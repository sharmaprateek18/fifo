==> flow/design.v <==
`timescale 1ns / 1ps
module top_FIFO(Read_Data, Write_Data, Full, Empty, Half_Empty, Clock, Reset, WE, RE, EN);
parameter M = 32;
parameter N = 16;
logic [M-1:0]i;                    
output logic [N-1:0] Read_Data;    
output logic Full, Empty, Half_Empty;
input [N-1:0] Write_Data;          
input Clock, Reset, WE, RE, EN;    
logic [M-1:0] Write_Pointer, Read_Pointer;  
logic [N-1:0] Memory [M-1:0];     
assign Full = ( (Write_Pointer == M) & (Read_Pointer == 0) ? 1 : 0 );
assign Empty = (Write_Pointer == Read_Pointer) ? 1 : 0;
assign Half_Empty = ( (Write_Pointer == (N/2)) || (Read_Pointer == (N/2)) ? 1 : 0 );
always @(posedge Clock)
begin
  if (EN == 0)
  begin
    if (Reset)
      begin
        for (i=0; i<=(M-1); i++)
        begin
            Memory[i] <= 0;
        end
        Read_Data <= 0; Write_Pointer <= 0; Read_Pointer <= 0;
      end
    else if (WE & !Full)
      begin
        Memory[Write_Pointer] <= Write_Data;
        Write_Pointer <= Write_Pointer + 1;
      end
    else if (RE & !Empty)
      begin
        Read_Data <= Memory[Read_Pointer];
        Read_Pointer <= Read_Pointer + 1;
      end
  end
  else
  begin
  end
end
endmodule
# Tool chain data of top_FIFO
# Tool output for the design above, in the order of the flow.
# Line numbers count from 1 in the design file above.
# Operators carry their Yosys type and port widths (W data, S select, Z words).
# Library cell names are shortened.
# Not given: n/a
# design
top_module	top_FIFO
clk_port	Clock
lib	sky130hd
lib_corner	tt_025C_1v80

# Elaborated design
# Yosys after proc, flatten, opt, wreduce and memory -nomap, before mapping. Memory bits, and registers merged into a memory's read port (data or address), are not among the register bits. Print and check cells are not counted. Equal cells are merged and count once.
# Yosys's memory passes give these memory sizes; they may raise the number of words (mostly to a power of two), join words into wider ones and drop unused or constant bits.
# word_totals
register_bits	64
ramBits	512
mem_count	1
input_bits	21
out_inout_bits	19
wordCells	39
# memory_table
memory	words	word_bits	line	rtl
Memory	32	16	11	logic [N-1:0] Memory [M-1:0];
# classes
add_sub_neg	2
eq_ne	5
muxes	17
bitwise	4
n_reduce_logical	8
# op_table
op	n
$mux W32	3
$add A32 B1 Y32 const B	2
$eq A32 B4 Y1 const B	2
$mux W16	3
$eq A32 B32 Y1	1
$eq A32 B6 Y1 const B	1
$logic_not A32 Y1	1
$mux W5	3
$mux W1	8
$reduce_bool A2 Y1	2
$and A1 B1 Y1	3
$reduce_and A3 Y1	1
$logic_not A1 Y1	2
$ne A2 B2 Y1 const B	1
$reduce_and A2 Y1	1
$logic_or A1 B1 Y1	1
$not A1 Y1	1

# Logic depth
# Depth = most cells in a row (Yosys ltp): at word level without a register or memory, in the mapped netlist without a sequential cell, where the memories' decode and read muxes count.
# depth
word_depth	8
ABC_AREA	0
ltp_mapped	13
depth_no_buf	7

# Synthesis result
# The flow's flattened synthesis, as Yosys stat reports it; memories are mapped. The netlist is that of the ABC_AREA named above (0 if unset); the other value can give another one.
# Totals and module areas in this step are rounded.
# mapped
cell_count	1978
synth_area_mm2	0.027
seq_area_mm2	0.018
ffs	592
n_buf	147
# by_type
type	n	type_area_um2
edfxtp_1	592	1.78E+04
mux4_2	128	2.88E+03
nor2_1	608	2.28E+03
mux2i_1	48	480.461
clkbuf_1	103	386.621
xor2_1	42	367.853
nand2_1	94	352.838
xnor2_1	38	332.819
nor4_1	33	206.448
nor2b_1	26	162.656
a21oi_1	31	155.149
a2111oi_0	16	140.134
a22o_1	16	140.134
buf_2	27	135.13
a211oi_1	16	120.115
nand4_1	17	106.352
nand3_1	20	100.096
and4_1	11	96.342
# Other cell types: 25; their cells: 112.

# Path before layout
# Path of least setup slack by OpenSTA after synthesis, without wires, with an ideal clock, recovery checks aside; 20% of the period is set as input and as output delay. Where synthesis merged equal registers, the netlist keeps one of their names.
# synth_path
path_kind	input-to-reg
start	in EN
end	reg Read_Data[0]
period_ps	8570
input_delay_ps	1714
setup_time_ps	586
launch_ps	1714
t_arrival_ps	6868
required_time_ps	7984
slack_ps	1116
path_delay_ps	5740
path_stages	2
path_buffers	1
synth_period_reached_ps	7454
# "path_delay_ps" = arrival - input delay + setup time.
# "path_stages" counts driving pins, that of a launching flip-flop among them; a cell with two outputs on the path counts twice.
# "synth_period_reached_ps" = period - worst setup slack (recovery checks aside). The figure is calculated, with input and output delays left at 20% of the set period.
# The rows between start and end are the longest chain of elaborated cells between them; the timing report does not say that the signal goes this way. Where chains are equally long, one stands for them.
# Each line given opens the expression or statement behind the cell; cells for indexed reads and writes are added by Yosys, which also makes memories of some case tables.
# synth_via
path_cell_list	clkbuf_1 > o41ai_1
elab_chain_len	2
cone_cells	2
lines_between	0
classes_between	logic: 1; reduce/logical: 1
# synth_lines
item	line	rtl
from (decl)	9	input Clock, Reset, WE, RE, EN;
$not A1 Y1	n/a
$reduce_and A3 Y1	n/a
to (decl)	6	output logic [N-1:0] Read_Data;

# Timing after layout
# Path of least setup slack in the final report of record 1 (OpenROAD, finished layout, wires in). Where an end is a register, its clock arrival counts in the times.
# The path's times are printed in steps of 10 ps; the period is the one set.
# layout_path
path_kind	reg-to-output
start	reg Read_Pointer[0]
end	out Half_Empty
period_ps	5590
output_delay_ps	1120
launch_ps	610
t_arrival_ps	2740
required_time_ps	4470
slack_ps	1730
path_stages	9
path_buffers	2
# The rows between start and end are the longest chain of elaborated cells between them; the timing report does not say that the signal goes this way. Where chains are equally long, one stands for them.
# layout_via
path_cell_list	edfxtp_1 > buf_4 > inv_1 > ha_1 > nor4b_1 > and4_2 > nand3_1 > nand2_1 > clkdlybuf4s50_1
elab_chain_len	3
cone_cells	3
lines_between	1
classes_between	eq/ne: 1; mux: 1; reduce/logical: 1
# layout_lines
item	line	rtl
from (decl)	10	logic [M-1:0] Write_Pointer, Read_Pointer;
from (assign)	25	Read_Data <= 0; Write_Pointer <= 0; Read_Pointer <= 0;
from (assign)	35	Read_Pointer <= Read_Pointer + 1;
$eq A32 B4 Y1	14	assign Half_Empty = ( (Write_Pointer == (N/2)) || (Read_Pointer == (N/2)) ? 1 : 0 );
$logic_or A1 B1 Y1	14
$mux W1	14
to (decl)	7	output logic Full, Empty, Half_Empty;

# Measured results for top_FIFO: 2 stored runs of the Yosys and OpenROAD flow on sky130hd. The settings differ; the order carries no meaning. The constraints put input and output delay at 20% of the set period each and load the outputs with 0.01 pF.
# "achieved_period_ps" is the run's clock period less its worst setup slack. It is reckoned from that one timing run; input and output delays stay at 20% of the period that was set.
# "critical_path_time_ps" is the time allowed to the run's worst setup path (the clock period less input and output delay, where it has them) less its slack. Clock arrival times count: a late capture clock shortens it, a late launch clock lengthens it.
# By "total_power_uw" is meant OpenSTA's value without simulated activity: inputs other than the clock are taken to toggle once in ten clock periods, and the tool carries that through the logic.
# "critical_path_time_ps" is known to 10 ps.
# Results are given in rounded form.
# A setting shown as n/a is not set for that run.
item,record 1,record 2
period_ns,5.59,12.6
CORE_UTILIZATION,40,44
SETUP_SLACK_MARGIN,1.64,1.55
PLACE_DENSITY_LB_ADDON,0.26,0.19
CORE_ASPECT_RATIO,1.33,0.89
CORE_MARGIN,9,9
CELL_PAD_IN_SITES_GLOBAL_PLACEMENT,3,n/a
MAX_ROUTING_LAYER,met4,n/a
CAP_MARGIN,20,20
SLEW_MARGIN,20,20
CELL_PAD_IN_SITES_DETAIL_PLACEMENT,n/a,2
CTS_CLUSTER_SIZE,n/a,60
MIN_ROUTING_LAYER,n/a,met2
critical_path_time_ps,2740,3980
critical_path_kind,reg-to-output,reg-to-output
dieArea_mm2,0.077,0.071
post_synth_area_mm2,0.027,0.027
achieved_period_ps,3860,6497
finish.stdcell_area_mm2,0.031,0.03
total_power_uw,10000,4600
final_hold_ws_ps,710,750
setup_worst_slack_ps,1700,6100
tns_setup_ps,0,0
util_pct,46,50
